==> flow/design.v <==
`timescale 1ns / 1ps
module PC(
    input logic CLK,
    input logic RST,
    input logic PC_WRITE,
    input logic [2:0] PC_SOURCE,
    input logic [31:0] JALR,
    input logic [31:0] BRANCH,
    input logic [31:0] JAL,
    input logic [31:0] MTVEC,
    input logic [31:0] MEPC,
    output logic [31:0] PC_OUT,
    output logic [31:0] PC_OUT_INC
    );
    logic [31:0] PC_OUT_PLUS_FOUR, PC_IN;
    assign PC_OUT_PLUS_FOUR = PC_OUT + 4;
    assign PC_OUT_INC = PC_OUT_PLUS_FOUR;
    PC_MUX PCMUX(.PC_OUT_PLUS_FOUR(PC_OUT_PLUS_FOUR), .JALR(JALR), .BRANCH(BRANCH),
     .JAL(JAL), .MTVEC(MTVEC), .MEPC(MEPC), .PC_SOURCE(PC_SOURCE), .PC_MUX_OUT(PC_IN));
    PC_REG PCREG(.CLK(CLK), .RST(RST), .D(PC_WRITE), .IN(PC_IN), .OUT(PC_OUT));
endmodule
`timescale 1ns / 1ps
module PC_MUX(
    input logic [31:0] PC_OUT_PLUS_FOUR,
    input logic [31:0] JALR,
    input logic [31:0] BRANCH,
    input logic [31:0] JAL,
    input logic [31:0] MTVEC,
    input logic [31:0] MEPC,
    input logic [2:0] PC_SOURCE,
    output logic [31:0] PC_MUX_OUT
    );
    always_comb begin
        case(PC_SOURCE)
            3'b000: begin PC_MUX_OUT = PC_OUT_PLUS_FOUR;
            end
            3'b001: begin PC_MUX_OUT = JALR;
            end
            3'b010: begin PC_MUX_OUT = BRANCH;
            end
            3'b011: begin PC_MUX_OUT = JAL;
            end
            3'b100: begin PC_MUX_OUT = MTVEC;
            end
            3'b101: begin PC_MUX_OUT = MEPC;
            end
            3'b110: begin PC_MUX_OUT = 32'h00000006;  
            end                                      
            3'b111: begin PC_MUX_OUT = 32'h00000007;  
            end                                       
            default: begin PC_MUX_OUT = 32'h00000000;  
            end                                        
        endcase
    end
endmodule
`timescale 1ns / 1ps
module PC_REG(
    input logic CLK,
    input logic RST,
    input logic D,
    input logic [31:0] IN,
    output logic [31:0] OUT
    );
    always_ff@(posedge CLK) begin
        if (RST == 1'b1) begin  
            OUT <= 32'h00000000;
        end
        else if (D == 1'b1) begin  
            OUT <= IN;               
        end
    end
endmodule
### From RTL to reports: PC

Tool output for the design above, in the order of the flow.
Line numbers count from 1 in the design file above.
Operators: Yosys type, input widths -> output width; for muxes data width and select width s.
Library cell names are shortened.
The mark - stands for no value.

* top: PC
* clock input: CLK
* cell library: sky130hd
* library corner: tt_025C_1v80

### Word-level counts

Yosys after proc, flatten, opt, wreduce and memory -nomap, before mapping. Memory bits, and registers merged into a memory's read port (data or address), are not among the register bits. Print and check cells are not counted. Equal cells are merged and count once.

* $add $sub $neg: 1
* equality and inequality tests: 7
* mux-type cells: 1
* reductions and logical operators: 1

Operators with widths (number)
* $pmux 32 s8: 1
* $add 32x3->32 const B: 1
* $eq 3x3->1 const B: 4
* $eq 3x2->1 const B: 2
* $eq 3x1->1 const B: 1
* $logic_not 3->1: 1

* bits in registers: 32
* input bits: 166
* output and inout bits: 64
* cells after elaboration: 11

### Longest topological paths

Depth = most cells in a row (Yosys ltp): at word level without a register or memory, in the mapped netlist without a sequential cell, where the memories' decode and read muxes count.

* depth in word-level cells: 2
* ABC_AREA: 0
* depth in mapped cells: 8
* gate-level depth less buffers: 6

### Mapped cells and area

The flow's flattened synthesis, as Yosys stat reports it; memories are mapped. The netlist is that of the ABC_AREA named above (0 if unset); the other value can give another one.

* standard cells after synthesis: 475
* cell area after synthesis: 3480.8 µm²
* area of sequential cells: 640.6 µm²
* mapped flip-flops: 32
* buffers: 43

Cells by type
* dfxtp_1: number 32, area in all 640.614 µm²
* mux2i_1: number 30, area in all 300.288 µm²
* xnor2_1: number 25, area in all 218.96 µm²
* a21oi_1: number 33, area in all 165.158 µm²
* nand2_1: number 40, area in all 150.144 µm²
* a22oi_1: number 18, area in all 135.13 µm²
* a221oi_1: number 14, area in all 122.618 µm²
* o21ai_0: number 24, area in all 120.115 µm²
* mux2_2: number 10, area in all 112.608 µm²
* nor2_1: number 29, area in all 108.854 µm²
* nand3_1: number 18, area in all 90.086 µm²
* a31oi_1: number 13, area in all 81.328 µm²
* clkbuf_1: number 21, area in all 78.826 µm²
* inv_1: number 19, area in all 71.318 µm²
* nand4_1: number 11, area in all 68.816 µm²
* buf_2: number 13, area in all 65.062 µm²
* nand2b_1: number 10, area in all 62.56 µm²
* o22ai_1: number 9, area in all 56.304 µm²

Other cell types: 44; their cells: 106.
The figures by module come from a second, unflattened synthesis with its own total; it is not the netlist above.

* cells (unflattened synthesis): 442
* area (unflattened synthesis): 3397.0 µm²

Rows give one instance, submodules left out.

By module
* PC_MUX: instances 1, cells 256, area 1652.8 µm², seq. area 0.0 µm²
* PC_REG: instances 1, cells 103, area 1163.6 µm², seq. area 640.6 µm²
* PC: instances 1, cells 83, area 580.6 µm², seq. area 0.0 µm²

### Path before layout

OpenSTA on the mapped netlist: ideal clock, no wires. The path of least setup slack (recovery checks aside). Input and output delay are each 20% of the period. Register names are those of the netlist, which keeps one name where synthesis merged equal registers.

* path type: flip-flop to output port
* start: register PCREG.OUT[2]
* end: output port PC_OUT_INC[30]
* period: 2.97 ns
* external output delay: 0.594 ns
* launch time at the first pin: 0.000 ns
* arrival time: 1.839 ns
* required time: 2.376 ns
* slack: 0.537 ns
* path delay: 1.839 ns
* stages on the path: 8
* path buffers: 2
* synthesis period reached: 2.433 ns

"path delay" is the arrival time less input delay plus setup time.
At an output port there is no setup time.
"stages on the path": output pins that drive a net of the path, with the launching flip-flop's if there is one; two outputs of one cell count as two.
"synthesis period reached" is the clock period less the worst setup slack; recovery checks do not enter. This is arithmetic on one report: input and output delays are still those of the set period (20% each).
Between the ends stands the longest chain of elaborated cells between them, by number of cells; it is not shown to be the way that was timed. Of several equally long chains one is given.
A line is the first line of the expression or statement that the cell stems from. Yosys adds cells for indexed reads and writes and turns some case tables into memories.

* cell sequence: dfxtp_1 ha_1 and4_1 buf_2 and4_1 buf_2 nand4_1 xnor2_1
* cells in the longest elaborated chain: 1
* elaborated cells between the ends (all ways): 1
* source lines of those cells: 1
* classes of those cells: 1 x add/sub

RTL lines, path after synthesis
* start, declared: line 62 `output logic [31:0] OUT`
* start, assigned: line 66 `OUT <= 32'h00000000;`
* start, assigned: line 69 `OUT <= IN;`
* $add 32x3->32: line 16 `assign PC_OUT_PLUS_FOUR = PC_OUT + 4;`
* end, declared: line 13 `output logic [31:0] PC_OUT_INC`

### Path in the finished layout

From the final timing report of flow run A: the path of least setup slack in the routed layout; clock arrival at registers is part of the times.

* path type: flip-flop to output port
* start: register PCREG.OUT[2]
* end: output port PC_OUT_INC[30]
* period: 4.47 ns
* external output delay: 0.89 ns
* launch time at the first pin: 0.28 ns
* arrival time: 3.00 ns
* required time: 3.58 ns
* slack: 0.58 ns
* stages on the path: 9
* path buffers: 3

Between the ends stands the longest chain of elaborated cells between them, by number of cells; it is not shown to be the way that was timed. Of several equally long chains one is given.

* cell sequence: dfxtp_1 ha_1 and4_1 buf_2 and4_1 buf_2 nand4_1 xnor2_1 clkdlybuf4s50_1
* cells in the longest elaborated chain: 1
* elaborated cells between the ends (all ways): 1
* source lines of those cells: 1
* classes of those cells: 1 x add/sub

RTL lines, path post-layout
* start, declared: line 62 `output logic [31:0] OUT`
* start, assigned: line 66 `OUT <= 32'h00000000;`
* start, assigned: line 69 `OUT <= IN;`
* $add 32x3->32: line 16 `assign PC_OUT_PLUS_FOUR = PC_OUT + 4;`
* end, declared: line 13 `output logic [31:0] PC_OUT_INC`

# Flow runs of PC

Measured data: module PC, platform sky130hd, 2 stored runs of the flow under differing settings, order arbitrary. Input and output delays are each 20% of the period that was set; the output load is 0.01 pF.
"clock period achieved": clock period set for the run, less the worst setup slack. It is reckoned from that one timing run; input and output delays stay at 20% of the period that was set.
"power consumption" rests on the timing tool's default activity at the inputs, not on a simulated workload.

### Flow run A

==> flow/run.sh <==
#!/bin/bash
# the make line also repeats the synthesis and layout settings of config.mk as NAME=value (left out here)
make -C /OpenROAD-flow-scripts/flow DESIGN_CONFIG=/design/flow/config.mk WORK_HOME=/design/flow/orfs CLKGATE_MAP_FILE= finish
==> flow/config.mk <==
export PLATFORM = sky130hd
export DESIGN_NAME = PC
export DESIGN_NICKNAME = PC
export VERILOG_FILES = /design/flow/design.v
export SDC_FILE = /design/flow/constraint.sdc
export NUM_CORES = 4
export LEC_CHECK = 0
export CAP_MARGIN = 20
export CORE_MARGIN = 2
export CORE_UTILIZATION = 15
export CTS_CLUSTER_DIAMETER = 333
export GPL_TIMING_DRIVEN = 0
export MAX_ROUTING_LAYER = met5
export PLACE_DENSITY_LB_ADDON = 0.07
export SETUP_SLACK_MARGIN = -0.14
export SLEW_MARGIN = 20
==> flow/constraint.sdc <==
create_clock -name core_clock -period 4.47 [get_ports {CLK}]
set_input_delay 0.8940 -clock core_clock [delete_from_list [all_inputs] [get_ports {CLK}]]
set_output_delay 0.8940 -clock core_clock [all_outputs]
set_load 0.01 [all_outputs]

Results of flow run A:
- Final worst hold slack: 0.545 ns
- Die footprint: 24440.6 µm²
- Synthesized cell area: 3480.8 µm²
- Post-layout utilization: 27.5 %
- Total negative slack: 0.000 ns
- Worst setup slack after layout: 0.575 ns
- Clock period achieved: 3.895 ns
- Power consumption: 1208 uW

### Flow run B

==> flow/run.sh <==
#!/bin/bash
# the make line also repeats the synthesis and layout settings of config.mk as NAME=value (left out here)
make -C /OpenROAD-flow-scripts/flow DESIGN_CONFIG=/design/flow/config.mk WORK_HOME=/design/flow/orfs CLKGATE_MAP_FILE= finish
==> flow/config.mk <==
export PLATFORM = sky130hd
export DESIGN_NAME = PC
export DESIGN_NICKNAME = PC
export VERILOG_FILES = /design/flow/design.v
export SDC_FILE = /design/flow/constraint.sdc
export NUM_CORES = 4
export LEC_CHECK = 0
export CAP_MARGIN = 20
export CORE_MARGIN = 2
export CORE_UTILIZATION = 40
export SETUP_SLACK_MARGIN = -0.03
export SLEW_MARGIN = 20
==> flow/constraint.sdc <==
create_clock -name core_clock -period 2.89 [get_ports {CLK}]
set_input_delay 0.5780 -clock core_clock [delete_from_list [all_inputs] [get_ports {CLK}]]
set_output_delay 0.5780 -clock core_clock [all_outputs]
set_load 0.01 [all_outputs]

Results of flow run B:
- Final worst hold slack: 0.542 ns
- Die footprint: 9464.4 µm²
- Synthesized cell area: 3480.8 µm²
- Post-layout utilization: 72.0 %
- Total negative slack: 0.000 ns
- Worst setup slack after layout: 0.070 ns
- Clock period achieved: 2.820 ns
- Power consumption: 1631 uW
